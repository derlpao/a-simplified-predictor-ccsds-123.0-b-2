==> flow/design.v <==
module add_for_vec #(
    parameter     W_WIDTH = 12+2+1+16, 
    parameter     D_WIDTH    = 12+2+1
)
(
    input  wire                       clk,
    input  wire                       rst_n,
    input  wire                       dw_en,
    input  wire [W_WIDTH+D_WIDTH-1:0] dw1,
    input  wire [W_WIDTH+D_WIDTH-1:0] dw3,
    input  wire [W_WIDTH+D_WIDTH-1:0] dw4,
    input  wire [W_WIDTH+D_WIDTH-1:0] dw5,
    input  wire [W_WIDTH+D_WIDTH-1:0] dw6,
    input  wire [W_WIDTH+D_WIDTH-1:0] dw7,
    output wire                         vec_en,
    output wire [W_WIDTH+D_WIDTH+3-1:0] vec
);
    reg         [W_WIDTH+D_WIDTH-1:0]   dw1_r;
    reg         [W_WIDTH+D_WIDTH-1:0]   dw2_r;
    reg         [W_WIDTH+D_WIDTH-1:0]   dw3_r;
    reg         [W_WIDTH+D_WIDTH-1:0]   dw4_r;
    reg         [W_WIDTH+D_WIDTH-1:0]   dw5_r;
    reg         [W_WIDTH+D_WIDTH-1:0]   dw6_r;
    reg         [W_WIDTH+D_WIDTH-1:0]   dw7_r;
    reg         [W_WIDTH+D_WIDTH+1-1:0] dw1_ad_dw7_rp;
    reg         [W_WIDTH+D_WIDTH+1-1:0] dw3_ad_dw4_rp;
    reg         [W_WIDTH+D_WIDTH+1-1:0] dw5_ad_dw6_rp;
    reg         [W_WIDTH+D_WIDTH+2-1:0] dw17_ad_dw34_rpp;
    reg         [W_WIDTH+D_WIDTH+2-1:0] dw56_ad_dw7_rpp;
    reg         [W_WIDTH+D_WIDTH+3-1:0] vec_rppp;
    reg                                 vec_en_r;
always @(posedge clk or negedge rst_n) begin : register1
  if(rst_n == 1'b0) begin
    dw1_r <=  'd0;
    dw3_r <=  'd0;
    dw4_r <=  'd0;
    dw5_r <=  'd0;
    dw6_r <=  'd0;
    dw7_r <=  'd0;
  end else if(dw_en == 1'b1) begin
    dw1_r <=  dw1;
    dw3_r <=  dw3;
    dw4_r <=  dw4;
    dw5_r <=  dw5;
    dw6_r <=  dw6;
    dw7_r <=  dw7;
  end
end
always @(posedge clk or negedge rst_n) begin : get_en
  if(rst_n == 1'b0) begin
    vec_en_r <= 1'b0;
  end else begin
    vec_en_r <= dw_en;
  end
end
always @(dw1_r,dw7_r) begin : get_dw1_ad_dw2_rp
  dw1_ad_dw7_rp <= {dw1_r[W_WIDTH+D_WIDTH-1],dw1_r} + {dw7_r[W_WIDTH+D_WIDTH-1],dw7_r};
end
always @(dw3_r,dw4_r) begin : get_dw3_ad_dw4_p
  dw3_ad_dw4_rp <= {dw3_r[W_WIDTH+D_WIDTH-1],dw3_r} + {dw4_r[W_WIDTH+D_WIDTH-1],dw4_r};
end
always @(dw5_r,dw6_r) begin : get_dw5_ad_dw6_p
  dw5_ad_dw6_rp <= {dw5_r[W_WIDTH+D_WIDTH-1],dw5_r} + {dw6_r[W_WIDTH+D_WIDTH-1],dw6_r};
end
always @(dw1_ad_dw7_rp,dw3_ad_dw4_rp) begin : get_dw12_ad_dw34_rpp
  dw17_ad_dw34_rpp <= {dw1_ad_dw7_rp[W_WIDTH+D_WIDTH+1-1],dw1_ad_dw7_rp} + {dw3_ad_dw4_rp[W_WIDTH+D_WIDTH+1-1],dw3_ad_dw4_rp};
end
always @(dw17_ad_dw34_rpp,dw5_ad_dw6_rp) begin : get_vec_rppp
  vec_rppp <= {dw17_ad_dw34_rpp[W_WIDTH+D_WIDTH+2-1],dw17_ad_dw34_rpp} + {dw5_ad_dw6_rp[W_WIDTH+D_WIDTH+1-1],dw5_ad_dw6_rp[W_WIDTH+D_WIDTH+1-1],dw5_ad_dw6_rp};
end
assign vec    = vec_rppp;
assign vec_en = vec_en_r;
endmodule
# Tool chain data of add_for_vec

What the tools print for add_for_vec, step after step.
Lines are those of the file above, counted from 1.
Library cell names are shortened.
A cell with n/a has no value.

Top: add_for_vec
Clock input: clk
Standard-cell library: sky130hd
Library corner: tt_025C_1v80

# Word-level counts

Counts by Yosys on the flattened word-level netlist (proc, flatten, opt, wreduce; memories kept). Register bits leave out memories and registers merged into their read ports (data or address); mux counts leave out enables and synchronous resets folded into registers. Print and check cells are left out. Cells with the same type and inputs are merged into one.

Register bits after elaboration: 277
Input bits: 279
Output and inout bits: 50
Elaborated cells: 12

Add/sub/neg operators: 5

Operator list:

| kind                                      | count |
| 46-bit by 46-bit adder with 47-bit output | 3 |
| 48-bit by 47-bit adder with 49-bit output | 1 |
| 47-bit by 47-bit adder with 48-bit output | 1 |

# Logic depth

Longest topological path by Yosys (ltp), each cell counted once; first at word level (registers and memories cut), then after technology mapping (sequential cells cut; the memories' decode and read muxes count).

Depth after elaboration: 3
ABC_AREA: 0
Depth in mapped cells: 19
Mapped depth without buffers: 19

# Mapped cells and area

The flow's flattened synthesis, as Yosys stat reports it; memories are mapped. The netlist is that of the ABC_AREA named above (0 if unset); the other value can give another one.

Cells by type:

| cell     | count | area in all (µm²) |
| dfrtp_1  | 277   | 6.93E+03 |
| fa_1     | 186   | 3.72E+03 |
| inv_1    | 419   | 1.57E+03 |
| o21ai_0  | 230   | 1.15E+03 |
| nand2_1  | 243   | 912.125 |
| mux2_2   | 69    | 776.995 |
| ha_1     | 47    | 588.064 |
| a21o_1   | 34    | 255.245 |
| xnor2_1  | 29    | 253.994 |
| clkbuf_1 | 60    | 225.216 |
| a21oi_1  | 44    | 220.211 |
| xor2_1   | 14    | 122.618 |
| nor2_1   | 19    | 71.318 |
| o21a_1   | 7     | 52.55 |
| nor2b_1  | 8     | 50.048 |
| and4_1   | 5     | 43.792 |
| o21bai_1 | 5     | 37.536 |
| a31oi_1  | 5     | 31.28 |

Not listed: further types 32, cells in them 70.

Cell count: 1,771
Synthesis area: 0.0175256 mm²
Sequential area: 0.0069316 mm²
Flip-flops: 277
Buffer cells: 65

# Timing after synthesis

Path of least setup slack by OpenSTA after synthesis, without wires, with an ideal clock, recovery checks aside; 20% of the period is set as input and as output delay. Where synthesis merged equal registers, the netlist keeps one of their names.

Path type: register to output
Start point: register dw5_r[13]
End point: output vec[47]
Clock period: 8,040 ps
External output delay: 1,608 ps
Time at the first pin: 0 ps
Arrival: 4,324 ps
Data required time: 6,432 ps
Slack: 2,108 ps
Path delay: 4,324 ps
Driving pins on the path: 16
Buffers on the path: 0
Synthesis period reached: 5,932 ps

"path delay" is the arrival time less input delay plus setup time.
A path that ends at an output port has no setup time.
"driving pins on the path": output pins that drive a net of the path, with the launching flip-flop's if there is one; two outputs of one cell count as two.
"synthesis period reached" = period - worst setup slack (recovery checks aside). The figure is calculated, with input and output delays left at 20% of the set period.
The rows between start and end are the longest chain of elaborated cells between them; the timing report does not say that the signal goes this way. Where chains are equally long, one stands for them.
A line is the first line of the expression or statement that the cell stems from. Yosys adds cells for indexed reads and writes and turns some case tables into memories.

Cell sequence: dfrtp_1 > fa_1 > fa_1 > inv_1 > fa_1 > inv_1 > ha_1 > a21o_1 > o21a_1 > a311o_1 > a211oi_2 > o21ai_1 > o21a_1 > o41a_1 > a41oi_2 > xnor2_1
Cells in the longest elaborated chain: 2
Elaborated cells on any way between the ends: 2
Source lines of those cells: 2
Classes of those cells: 2 x add/sub

Ends and longest elaborated chain, after synthesis:

| element                                   | RTL line | source |
| start: declaration                        | 22       | `reg         [W_WIDTH+D_WIDTH-1:0]   dw5_r;` |
| start: assignment                         | 37       | `dw5_r <=  'd0;` |
| start: assignment                         | 44       | `dw5_r <=  dw5;` |
| 46-bit by 46-bit adder with 47-bit output | 63       | `dw5_ad_dw6_rp <= {dw5_r[W_WIDTH+D_WIDTH-1],dw5_r} + {dw6_r[W_WIDTH+D_WIDTH-1],dw6_r};` |
| 48-bit by 47-bit adder with 49-bit output | 69       | `vec_rppp <= {dw17_ad_dw34_rpp[W_WIDTH+D_WIDTH+2-1],dw17_ad_dw34_rpp} + {dw5_ad_dw6_rp[W_WIDTH+D_WIDTH+1-1],dw5 ...` |
| end: declaration                          | 16       | `output wire [W_WIDTH+D_WIDTH+3-1:0] vec` |

# Timing after layout

Path of least setup slack in the final report of record 1 (OpenROAD, finished layout, wires in). Where an end is a register, its clock arrival counts in the times.
The path's times are printed in steps of 10 ps; the period is the one set.

Path type: register to output
Start point: register dw7_r[13]
End point: output vec[44]
Clock period: 3,380 ps
External output delay: 680 ps
Time at the first pin: 540 ps
Arrival: 5,080 ps
Data required time: 2,700 ps
Slack: -2,380 ps
Driving pins on the path: 20
Buffers on the path: 4

The rows between start and end are the longest chain of elaborated cells between them; the timing report does not say that the signal goes this way. Where chains are equally long, one stands for them.

Cell sequence: dfrtp_1 > fa_1 > fa_1 > inv_1 > fa_1 > inv_2 > ha_4 > a21o_1 > buf_6 > a21oi_4 > nor2b_4 > or4_4 > o21ai_4 > buf_6 > o31ai_4 > buf_12 > a31o_4 > a31o_4 > xor2_2 > buf_2
Cells in the longest elaborated chain: 3
Elaborated cells on any way between the ends: 3
Source lines of those cells: 3
Classes of those cells: 3 x add/sub

Ends and longest elaborated chain, post-layout:

| element                                   | RTL line | source |
| start: declaration                        | 24       | `reg         [W_WIDTH+D_WIDTH-1:0]   dw7_r;` |
| start: assignment                         | 39       | `dw7_r <=  'd0;` |
| start: assignment                         | 46       | `dw7_r <=  dw7;` |
| 46-bit by 46-bit adder with 47-bit output | 57       | `dw1_ad_dw7_rp <= {dw1_r[W_WIDTH+D_WIDTH-1],dw1_r} + {dw7_r[W_WIDTH+D_WIDTH-1],dw7_r};` |
| 47-bit by 47-bit adder with 48-bit output | 66       | `dw17_ad_dw34_rpp <= {dw1_ad_dw7_rp[W_WIDTH+D_WIDTH+1-1],dw1_ad_dw7_rp} + {dw3_ad_dw4_rp[W_WIDTH+D_WIDTH+1-1],d ...` |
| 48-bit by 47-bit adder with 49-bit output | 69       | `vec_rppp <= {dw17_ad_dw34_rpp[W_WIDTH+D_WIDTH+2-1],dw17_ad_dw34_rpp} + {dw5_ad_dw6_rp[W_WIDTH+D_WIDTH+1-1],dw5 ...` |
| end: declaration                          | 16       | `output wire [W_WIDTH+D_WIDTH+3-1:0] vec` |

Record of 2 stored runs of the RTL-to-layout flow on add_for_vec, platform sky130hd. The runs are unordered. Constraints: input delay and output delay 20% of the set period each, output load 0.01 pF.

## Record 1

==> flow/run.sh <==
#!/bin/bash
# the make line also repeats the synthesis and layout settings of config.mk as NAME=value (left out here)
make -C /OpenROAD-flow-scripts/flow DESIGN_CONFIG=/design/flow/config.mk WORK_HOME=/design/flow/orfs CLKGATE_MAP_FILE= finish
==> flow/config.mk <==
export PLATFORM = sky130hd
export DESIGN_NAME = add_for_vec
export DESIGN_NICKNAME = add_for_vec
export VERILOG_FILES = /design/flow/design.v
export SDC_FILE = /design/flow/constraint.sdc
export NUM_CORES = 4
export LEC_CHECK = 0
export CAP_MARGIN = 20
export CORE_MARGIN = 2
export CORE_UTILIZATION = 40
export SLEW_MARGIN = 20
==> flow/constraint.sdc <==
create_clock -name core_clock -period 3.38 [get_ports {clk}]
set_input_delay 0.6760 -clock core_clock [delete_from_list [all_inputs] [get_ports {clk}]]
set_output_delay 0.6760 -clock core_clock [all_outputs]
set_load 0.01 [all_outputs]

| result of record 1 | value |
|---|---|
| chip area after synthesis (Yosys) | 0.0175256 mm² |
| die area | 0.0455033 mm² |
| standard-cell area of the final layout | 0.0252342 mm² |
| post-route utilization | 0.585 |
| worst setup slack after layout | -2,378 ps |
| total negative slack on setup checks | -87,650 ps |

## Record 2

==> flow/run.sh <==
#!/bin/bash
# the make line also repeats the synthesis and layout settings of config.mk as NAME=value (left out here)
make -C /OpenROAD-flow-scripts/flow DESIGN_CONFIG=/design/flow/config.mk WORK_HOME=/design/flow/orfs CLKGATE_MAP_FILE= finish
==> flow/config.mk <==
export PLATFORM = sky130hd
export DESIGN_NAME = add_for_vec
export DESIGN_NICKNAME = add_for_vec
export VERILOG_FILES = /design/flow/design.v
export SDC_FILE = /design/flow/constraint.sdc
export NUM_CORES = 4
export LEC_CHECK = 0
export ABC_AREA = 0
export CAP_MARGIN = 20
export CELL_PAD_IN_SITES_DETAIL_PLACEMENT = 0
export CELL_PAD_IN_SITES_GLOBAL_PLACEMENT = 1
export CORE_MARGIN = 10
export CORE_UTILIZATION = 72
export CTS_CLUSTER_DIAMETER = 78
export PLACE_DENSITY_LB_ADDON = 0.12
export SETUP_SLACK_MARGIN = 0.15
export SLEW_MARGIN = 25
==> flow/constraint.sdc <==
create_clock -name core_clock -period 6.49 [get_ports {clk}]
set_input_delay 1.2980 -clock core_clock [delete_from_list [all_inputs] [get_ports {clk}]]
set_output_delay 1.2980 -clock core_clock [all_outputs]
set_load 0.01 [all_outputs]

Record 2: unfinished; error FLW-0024 in placement
